==> flow/design.v <==
module UART
(
	input CLK,
	input RST,
	input Rs232_Rx,
	output wire Rs232_Tx,
	output wire Tx_Done,
	output wire Tx_State
);
	wire [7:0]UART_Data_Byte;
	wire UART_Send_En;
	UART_Byte_Tx UART_Byte_Tx1
	(
			.CLK(CLK),
			.RST(RST),
			.Send_En(UART_Send_En),
			.Data_Byte(UART_Data_Byte),
			.Rs232_Tx(Rs232_Tx),
			.Tx_Done(Tx_Done),
			.Tx_State(Tx_State)
		);
	UART_Byte_Rx UART_Byte_Rx1
	(
			.CLK(CLK),
			.RST(RST),
			.Rs232_Rx(Rs232_Rx),
			.Data_Byte(UART_Data_Byte),
			.Rx_Done(UART_Send_En)
		);
endmodule
module UART_Byte_Rx
(
	input CLK,							 
	input RST,							 
	input Rs232_Rx,					 
	output reg [7:0]Data_Byte,		 
	output reg Rx_Done				 
);
	parameter bps_cut_MAX = 325-1;	 
	reg [15:0]div_cut;					 
	reg s0_Rs232_Rx,s1_Rs232_Rx;		 
	reg tmp0_Rs232_Rx,tmp1_Rs232_Rx;	 
	wire nedge;						 
	reg Rx_State;					 
	reg bps_clk;					 
	reg [7:0]bps_cut;				 
	reg [2:0]r_data_byte[7:0];	 
	reg [7:0]tmp_data_byte;		 
	reg [2:0]START_BIT;			 
	reg [2:0]STOP_BIT;			 
always@(posedge CLK or negedge RST)begin
	if(!RST)begin
		s0_Rs232_Rx <= 1'b0;
		s1_Rs232_Rx <= 1'b0;
	end
	else begin
		s0_Rs232_Rx <= Rs232_Rx;
		s1_Rs232_Rx <= s0_Rs232_Rx;
	end
end	
always@(posedge CLK or negedge RST)begin
	if(!RST)begin
		tmp0_Rs232_Rx <= 1'b0;
		tmp1_Rs232_Rx <= 1'b0;
	end
	else begin
		tmp0_Rs232_Rx <= s1_Rs232_Rx;
		tmp1_Rs232_Rx <= tmp0_Rs232_Rx;
	end
end	
assign nedge = (!tmp0_Rs232_Rx) & tmp1_Rs232_Rx;	 
always@(posedge CLK or negedge RST)begin
	if(!RST)
		div_cut <= 16'b0;
	else if(Rx_State)begin
		if(div_cut==bps_cut_MAX)
			div_cut <= 16'b0;
		else
			div_cut <= div_cut+1;
	end
	else
		div_cut <= 16'b0;
end
always@(posedge CLK or negedge RST)begin
	if(!RST)
		bps_clk <= 1'b0;
	else if(div_cut==16'd1)
		bps_clk <= 1'b1;
	else
		bps_clk <= 1'b0;
end
always@(posedge CLK or negedge RST)begin
	if(!RST)
		bps_cut <= 8'b0;
	else if(Rx_Done || (bps_cut==8'd12 && (START_BIT >2) ))
		bps_cut <= 8'b0;
	else if(bps_clk)
		bps_cut <= bps_cut+1'b1;
	else
		bps_cut <= bps_cut;
end
always@(posedge CLK or negedge RST)begin
	if(!RST)
		Rx_Done <= 1'b0;
	else if(bps_cut==8'd159)
		Rx_Done <= 1'b1;
	else
		Rx_Done <= 1'b0;
end
always@(posedge CLK or negedge RST)begin
	if(!RST)
		Rx_State <= 1'b0;
	else if(nedge)
		Rx_State <= 1'b1;
	else if( Rx_Done || (bps_cut==8'd12 && (START_BIT >2) ) )
		Rx_State <= 1'b0;
	else
		Rx_State <= Rx_State;
end
always@(posedge CLK or negedge RST)begin
	if(!RST)begin
		START_BIT <= 3'd0;
		r_data_byte[0] <= 3'd0;
		r_data_byte[1] <= 3'd0;
		r_data_byte[2] <= 3'd0;
		r_data_byte[3] <= 3'd0;
		r_data_byte[4] <= 3'd0;
		r_data_byte[5] <= 3'd0;
		r_data_byte[6] <= 3'd0;
		r_data_byte[7] <= 3'd0;
		STOP_BIT <= 3'd0;
	end
	else begin
		case(bps_cut)
			0:begin
					START_BIT <= 3'd0;
					r_data_byte[0] <= 3'd0;
					r_data_byte[1] <= 3'd0;
					r_data_byte[2] <= 3'd0;
					r_data_byte[3] <= 3'd0;
					r_data_byte[4] <= 3'd0;
					r_data_byte[5] <= 3'd0;
					r_data_byte[6] <= 3'd0;
					r_data_byte[7] <= 3'd0;
					STOP_BIT <= 3'd0;
			end
			6,7,8,9,10,11:
				START_BIT <= START_BIT+s1_Rs232_Rx;
			22,23,24,25,26,27:
				r_data_byte[0] <= r_data_byte[0]+s1_Rs232_Rx;
			38,39,40,41,42,43:
				r_data_byte[1] <= r_data_byte[1]+s1_Rs232_Rx;
			54,55,56,57,58,59:
				r_data_byte[2] <= r_data_byte[2]+s1_Rs232_Rx;
			70,71,72,73,74,75:
				r_data_byte[3] <= r_data_byte[3]+s1_Rs232_Rx;
			86,87,88,89,90,91:
				r_data_byte[4] <= r_data_byte[4]+s1_Rs232_Rx;
			102,103,104,105,106,107:
				r_data_byte[5] <= r_data_byte[5]+s1_Rs232_Rx;
			118,119,120,121,122,123:
				r_data_byte[6] <= r_data_byte[6]+s1_Rs232_Rx;
			134,135,136,137,138,139:
				r_data_byte[7] <= r_data_byte[7]+s1_Rs232_Rx;
			150,151,152,153,154,155:
				STOP_BIT <= STOP_BIT+s1_Rs232_Rx;
		endcase
	end
end
always@(posedge CLK or negedge RST)begin
	if(!RST)
		tmp_data_byte <= 8'd0;
	else if(bps_cut==8'd159)begin
		tmp_data_byte[0] <= r_data_byte[0][2];		 
		tmp_data_byte[1] <= r_data_byte[1][2];
		tmp_data_byte[2] <= r_data_byte[2][2];
		tmp_data_byte[3] <= r_data_byte[3][2];
		tmp_data_byte[4] <= r_data_byte[4][2];
		tmp_data_byte[5] <= r_data_byte[5][2];
		tmp_data_byte[6] <= r_data_byte[6][2];
		tmp_data_byte[7] <= r_data_byte[7][2];
	end
end
always@(posedge CLK or negedge RST)begin
	if(!RST)
		Data_Byte <= 8'b0;
	else if(bps_cut==8'd159)
		Data_Byte <= tmp_data_byte;
	else
		Data_Byte <= Data_Byte;
end
endmodule
module UART_Byte_Tx
(
	input CLK,					 
	input RST,					 
	input Send_En,				 
	input [7:0]Data_Byte,	 
	output reg Rs232_Tx,		 
	output reg Tx_Done,		 
	output reg Tx_State		 
);
	parameter bps_cut_MAX = 5208-1;	 
	localparam START_BIT = 1'b0;
	localparam STOP_BIT = 1'b1;
	reg bps_clk;				 
	reg [15:0]div_cut;		 
	reg [3:0]bps_cut;			 
	reg [7:0]r_data_byte;	 
always@(posedge CLK or negedge RST)begin
	if(!RST)
		div_cut <= 16'b0;
	else if(Tx_State)begin
		if(div_cut==bps_cut_MAX)
			div_cut <= 16'b0;
		else
			div_cut <= div_cut+1;
	end
	else
		div_cut <= 16'b0;
end
always@(posedge CLK or negedge RST)begin
	if(!RST)
		bps_clk <= 1'b0;
	else if(div_cut==16'd1)
		bps_clk <= 1'b1;
	else
		bps_clk <= 1'b0;
end
always@(posedge CLK or negedge RST)begin
	if(!RST)
		bps_cut <= 4'b0;
	else if(Tx_Done)
		bps_cut <= 4'b0;
	else if(bps_clk)
		bps_cut <= bps_cut+1'b1;
	else
		bps_cut <= bps_cut;		
end
always@(posedge CLK or negedge RST)begin
	if(!RST)
		Tx_Done <= 1'b0;
	else if(bps_cut==4'd11)
		Tx_Done <= 1'b1;
	else
		Tx_Done <= 1'b0;
end
always@(posedge CLK or negedge RST)begin
	if(!RST)
		Tx_State <= 1'b0;
	else if(Send_En)
		Tx_State <= 1'b1;
	else if(Tx_Done)
		Tx_State <= 1'b0;
	else
		Tx_State <= Tx_State;
end
always@(posedge CLK or negedge RST)begin
	if(!RST)
		r_data_byte <= 8'b0;
	else if(Send_En)
		r_data_byte <= Data_Byte;
	else
		r_data_byte <= r_data_byte;
end
always@(posedge CLK or negedge RST)begin
	if(!RST)
		Rs232_Tx <= 1'b1;  	 
	else begin
		case(bps_cut)
			0:
				Rs232_Tx <= 1'b1;
			1:
				Rs232_Tx <= START_BIT;
			2:
				Rs232_Tx <= r_data_byte[0];
			3:
				Rs232_Tx <= r_data_byte[1];
			4:
				Rs232_Tx <= r_data_byte[2];
			5:
				Rs232_Tx <= r_data_byte[3];
			6:
				Rs232_Tx <= r_data_byte[4];
			7:
				Rs232_Tx <= r_data_byte[5];
			8:
				Rs232_Tx <= r_data_byte[6];
			9:
				Rs232_Tx <= r_data_byte[7];
			10:
				Rs232_Tx <= STOP_BIT;
			default:
				Rs232_Tx <= 1'b1;
		endcase
	end
end
endmodule
Tool chain data of UART
The steps from the RTL of UART to its reports follow in flow order.
Lines are those of the file above, counted from 1.
Operators carry their Yosys type and port widths (W data, S select, Z words).
Library cell names are shortened.
{ "setup": {"top_module": "UART", "clock": "CLK", "lib": "sky130hd", "lib_corner": "tt_025C_1v80"} }

Elaborated design
Yosys after proc, flatten, opt, wreduce and memory -nomap, before mapping. Print and check cells are not counted. Equal cells are merged and count once.
{ "classes": {"n_mul": 0, "n_eq": 70, "mux": 26, "compare": 1, "add_sub_neg": 13, "logic": 1, "n_div": 0, "n_shift": 0, "reduce_logical": 26} }
{ "op_table": {"columns": ["cell", "n"], "rows": [
  ["$eq A8 B7 Y1 const B", 24],
  ["$eq A8 B6 Y1 const B", 12],
  ["$mux W16", 4],
  ["$eq A8 B8 Y1 const B", 7],
  ["$reduce_or A6 Y1", 9],
  ["$pmux W3 S2", 9],
  ["$eq A8 B5 Y1 const B", 6],
  ["$eq A8 B4 Y1 const B", 5],
  ["$add A16 B1 Y16 const B", 2],
  ["$eq A16 B1 Y1 const B", 2],
  ["$add A3 B1 Y3", 9],
  ["$reduce_bool A2 Y1", 13],
  ["$eq A16 B13 Y1 const B", 1],
  ["$eq A16 B9 Y1 const B", 1],
  ["$eq A4 B3 Y1 const B", 4],
  ["$eq A8 B3 Y1 const B", 2],
  ["$mux W8", 2],
  ["$eq A4 B4 Y1 const B", 3],
  ["$pmux W1 S9", 1],
  ["$eq A4 B2 Y1 const B", 2],
  ["$add A8 B1 Y8 const B", 1],
  ["$logic_not A8 Y1", 1],
  ["$mux W4", 2],
  ["$mux W1", 8],
  ["$add A4 B1 Y4 const B", 1],
  ["$eq A4 B1 Y1 const B", 1],
  ["$gt A3 B2 Y1 const B", 1],
  ["$and A1 B1 Y1", 1]
]} }
Other operator kinds: 3; their cells: 3.
{ "word_totals": {"mem_count": 0, "ramBits": 0, "elab_cells": 171, "rom_bits": 0, "clocked_rd_ports_x_width": 0, "input_bits": 3, "latch_bits": 0, "register_bits": 106} }

Depth
Depth = most cells in a row (Yosys ltp): at word level without a register or memory, in the mapped netlist without a sequential cell, where the memories' decode and read muxes count.
{ "logic_depth": {"word_depth": 5, "abc_area": 0, "depth_mapped": 7} }

Mapped cells and area
Source: synth_stat.txt of the flow (Yosys; design flattened, memories mapped). It holds for the ABC_AREA given above (unset counts as 0); a run with the other value may have another netlist.
Totals and module areas in this step are rounded.
{ "synth_totals": {"cell_count": 484, "mapped_area_um2": 5200, "ffs": 106, "n_buf": 18} }
{ "by_type": {"columns": ["type", "n"], "rows": [
  ["dfrtp_1", 105],
  ["ha_1", 31],
  ["mux2_2", 24],
  ["nand3_1", 41],
  ["nor2_1", 51],
  ["xnor2_1", 20],
  ["nand2_1", 43],
  ["xor2_1", 16],
  ["o21ai_0", 21],
  ["mux2i_1", 9],
  ["a2111oi_4", 3],
  ["and2_1", 12],
  ["nor4_1", 11],
  ["nand4_1", 10],
  ["inv_1", 16],
  ["clkbuf_1", 12],
  ["nor3_1", 9],
  ["dfstp_2", 1]
]} }
Other cell types: 28; their cells: 49.
By module: a second synthesis without flattening, with its own total; a netlist apart from the flattened one above.
{ "unflattened": {"cells_unflattened": 471, "hier_area_um2": 5200} }
Each row is one instance without its submodules.
{ "by_module": {"columns": ["mod", "mod_area_um2", "mod_seq_area_um2", "cells", "instances"], "rows": [
  ["UART_Byte_Rx", 3650, 1850, 330, 1],
  ["UART_Byte_Tx", 1550, 802, 141, 1],
  ["UART", 0.0, 0.0, 0, 1]
]} }

Worst setup path after synthesis
OpenSTA on the mapped netlist: ideal clock, no wires. The path of least setup slack (recovery checks aside). Input and output delay are each 20% of the period. Register names are those of the netlist, which keeps one name where synthesis merged equal registers.
{ "synth_path": {"path_type": "register to register", "start": "register UART_Byte_Rx1.bps_cut[0]", "end": "register UART_Byte_Rx1.r_data_byte[2][2]", "launch_ns": 0.000, "t_required_ns": 1.797, "clock_period_ns": 1.92, "arrival_ns": 1.713, "path_stages": 7, "slack_ns": 0.084, "path_delay_ns": 1.836, "n_path_buf": 1, "period_less_setup_slack_ns": 1.836} }
"path_delay_ns" = arrival - input delay + setup time.
"path_stages" counts driving pins, that of a launching flip-flop among them; a cell with two outputs on the path counts twice.
"period_less_setup_slack_ns" is the clock period less the worst setup slack; recovery checks do not enter. This is arithmetic on one report: input and output delays are still those of the set period (20% each).
Between the ends stands the longest chain of elaborated cells between them, by number of cells; it is not shown to be the way that was timed. Of several equally long chains one is given.
Each line given opens the expression or statement behind the cell; cells for indexed reads and writes are added by Yosys, which also makes memories of some case tables.
A register here has more assigning lines than the two given.
{ "synth_via": {"path_cell_list": "dfrtp_1 ha_1 nor2_2 a2111oi_4 buf_6 nand3_1 mux2i_1", "elab_chain_cells": 3, "cone_cells": 10, "cone_lines": 1, "classes_between": "6 x eq/ne; 1 x mux; 3 x reduce/logical"} }
{ "synth_lines": {"columns": ["item", "line_no", "text"], "rows": [
  ["start: declaration", 46, "reg [7:0]bps_cut;"],
  ["start: assignment", 98, "bps_cut <= bps_cut+1'b1;"],
  ["start: assignment", 100, "bps_cut <= bps_cut;"],
  ["$eq A8 B6 Y1", 134, "case(bps_cut)"],
  ["$reduce_or A6 Y1", 134, null],
  ["$pmux W3 S2", 134, null],
  ["end: assignment", 139, "r_data_byte[2] <= 3'd0;"],
  ["end: assignment", 154, "r_data_byte[2] <= r_data_byte[2]+s1_Rs232_Rx;"],
  ["end: declaration", 47, "reg [2:0]r_data_byte[7:0];"]
]} }

Path in the finished layout
Path of least setup slack in the final report of run 1 (OpenROAD, finished layout, wires in). Where an end is a register, its clock arrival counts in the times.
{ "layout_path": {"path_type": "register to register", "start": "register UART_Byte_Rx1.bps_cut[0]", "end": "register UART_Byte_Rx1.r_data_byte[0][0]", "launch_ns": 0.35, "arrival_ns": 2.32, "path_stages": 8, "t_required_ns": 2.54, "n_path_buf": 1, "slack_ns": 0.22, "clock_period_ns": 2.27} }
Between the ends stands the longest chain of elaborated cells between them, by number of cells; it is not shown to be the way that was timed. Of several equally long chains one is given.
A register here has more assigning lines than the two given.
{ "layout_via": {"path_cell_list": "dfrtp_1 inv_1 ha_1 nor4_4 a2111oi_4 buf_4 and2_1 o21ai_0", "elab_chain_cells": 3, "cone_cells": 10, "cone_lines": 1, "classes_between": "6 x eq/ne; 1 x mux; 3 x reduce/logical"} }
{ "layout_lines": {"columns": ["item", "line_no", "text"], "rows": [
  ["start: declaration", 46, "reg [7:0]bps_cut;"],
  ["start: assignment", 98, "bps_cut <= bps_cut+1'b1;"],
  ["start: assignment", 100, "bps_cut <= bps_cut;"],
  ["$eq A8 B5 Y1", 134, "case(bps_cut)"],
  ["$reduce_or A6 Y1", 134, null],
  ["$pmux W3 S2", 134, null],
  ["end: assignment", 137, "r_data_byte[0] <= 3'd0;"],
  ["end: assignment", 150, "r_data_byte[0] <= r_data_byte[0]+s1_Rs232_Rx;"],
  ["end: declaration", 47, "reg [2:0]r_data_byte[7:0];"]
]} }

Memo
Re: implementation data of UART

Below are 2 stored runs of the flow (Yosys, OpenROAD; platform sky130hd) on UART, each with its settings and what was measured, unordered. Constraints: input delay and output delay 20% of the set period each, output load 0.01 pF.
By "timing.worst_path_ns" is meant the share of the clock period that the worst setup path is allowed (20% is reserved at inputs, 20% at outputs), minus its slack. Clock arrival times at its registers enter into it.
By "totalPower_uw" is meant OpenSTA's value without simulated activity: inputs other than the clock are taken to toggle once in ten clock periods, and the tool carries that through the logic.
Results are given in rounded form.

Run 1
==> flow/run.sh <==
#!/bin/bash
# the make line also repeats the synthesis and layout settings of config.mk as NAME=value (left out here)
make -C /OpenROAD-flow-scripts/flow DESIGN_CONFIG=/design/flow/config.mk WORK_HOME=/design/flow/orfs CLKGATE_MAP_FILE= finish
==> flow/config.mk <==
export PLATFORM = sky130hd
export DESIGN_NAME = UART
export DESIGN_NICKNAME = UART
export VERILOG_FILES = /design/flow/design.v
export SDC_FILE = /design/flow/constraint.sdc
export NUM_CORES = 4
export LEC_CHECK = 0
export CAP_MARGIN = 20
export CORE_MARGIN = 2
export CORE_UTILIZATION = 40
export SLEW_MARGIN = 20
==> flow/constraint.sdc <==
create_clock -name core_clock -period 2.27 [get_ports {CLK}]
set_input_delay 0.4540 -clock core_clock [delete_from_list [all_inputs] [get_ports {CLK}]]
set_output_delay 0.4540 -clock core_clock [all_outputs]
set_load 0.01 [all_outputs]

==> results of run 1, as JSON <==
{
  "total_negative_slack_ns": 0.000,
  "design_die_area_um2": 13900,
  "totalPower_uw": 4550,
  "yosys_chip_area_um2": 5200,
  "finalCellArea_um2": 5790,
  "final_setup_ws_ns": 0.222,
  "timing.worst_path_ns": 2.05,
  "critical_path_type": "register to register"
}

Run 2
==> flow/run.sh <==
#!/bin/bash
# the make line also repeats the synthesis and layout settings of config.mk as NAME=value (left out here)
make -C /OpenROAD-flow-scripts/flow DESIGN_CONFIG=/design/flow/config.mk WORK_HOME=/design/flow/orfs CLKGATE_MAP_FILE= finish
==> flow/config.mk <==
export PLATFORM = sky130hd
export DESIGN_NAME = UART
export DESIGN_NICKNAME = UART
export VERILOG_FILES = /design/flow/design.v
export SDC_FILE = /design/flow/constraint.sdc
export NUM_CORES = 4
export LEC_CHECK = 0
export CAP_MARGIN = 20
export CELL_PAD_IN_SITES_GLOBAL_PLACEMENT = 0
export CORE_MARGIN = 2
export CORE_UTILIZATION = 17
export GPL_ROUTABILITY_DRIVEN = 0
export GPL_TIMING_DRIVEN = 1
export MIN_ROUTING_LAYER = met1
export PLACE_DENSITY_LB_ADDON = 0.01
export SLEW_MARGIN = 20
export TNS_END_PERCENT = 10
==> flow/constraint.sdc <==
create_clock -name core_clock -period 2.98 [get_ports {CLK}]
set_input_delay 0.5960 -clock core_clock [delete_from_list [all_inputs] [get_ports {CLK}]]
set_output_delay 0.5960 -clock core_clock [all_outputs]
set_load 0.01 [all_outputs]

==> results of run 2, as JSON <==
{
  "total_negative_slack_ns": 0.000,
  "design_die_area_um2": 32000,
  "totalPower_uw": 3520,
  "yosys_chip_area_um2": 5200,
  "finalCellArea_um2": 6050,
  "final_setup_ws_ns": 0.781,
  "timing.worst_path_ns": 2.20,
  "critical_path_type": "register to register"
}
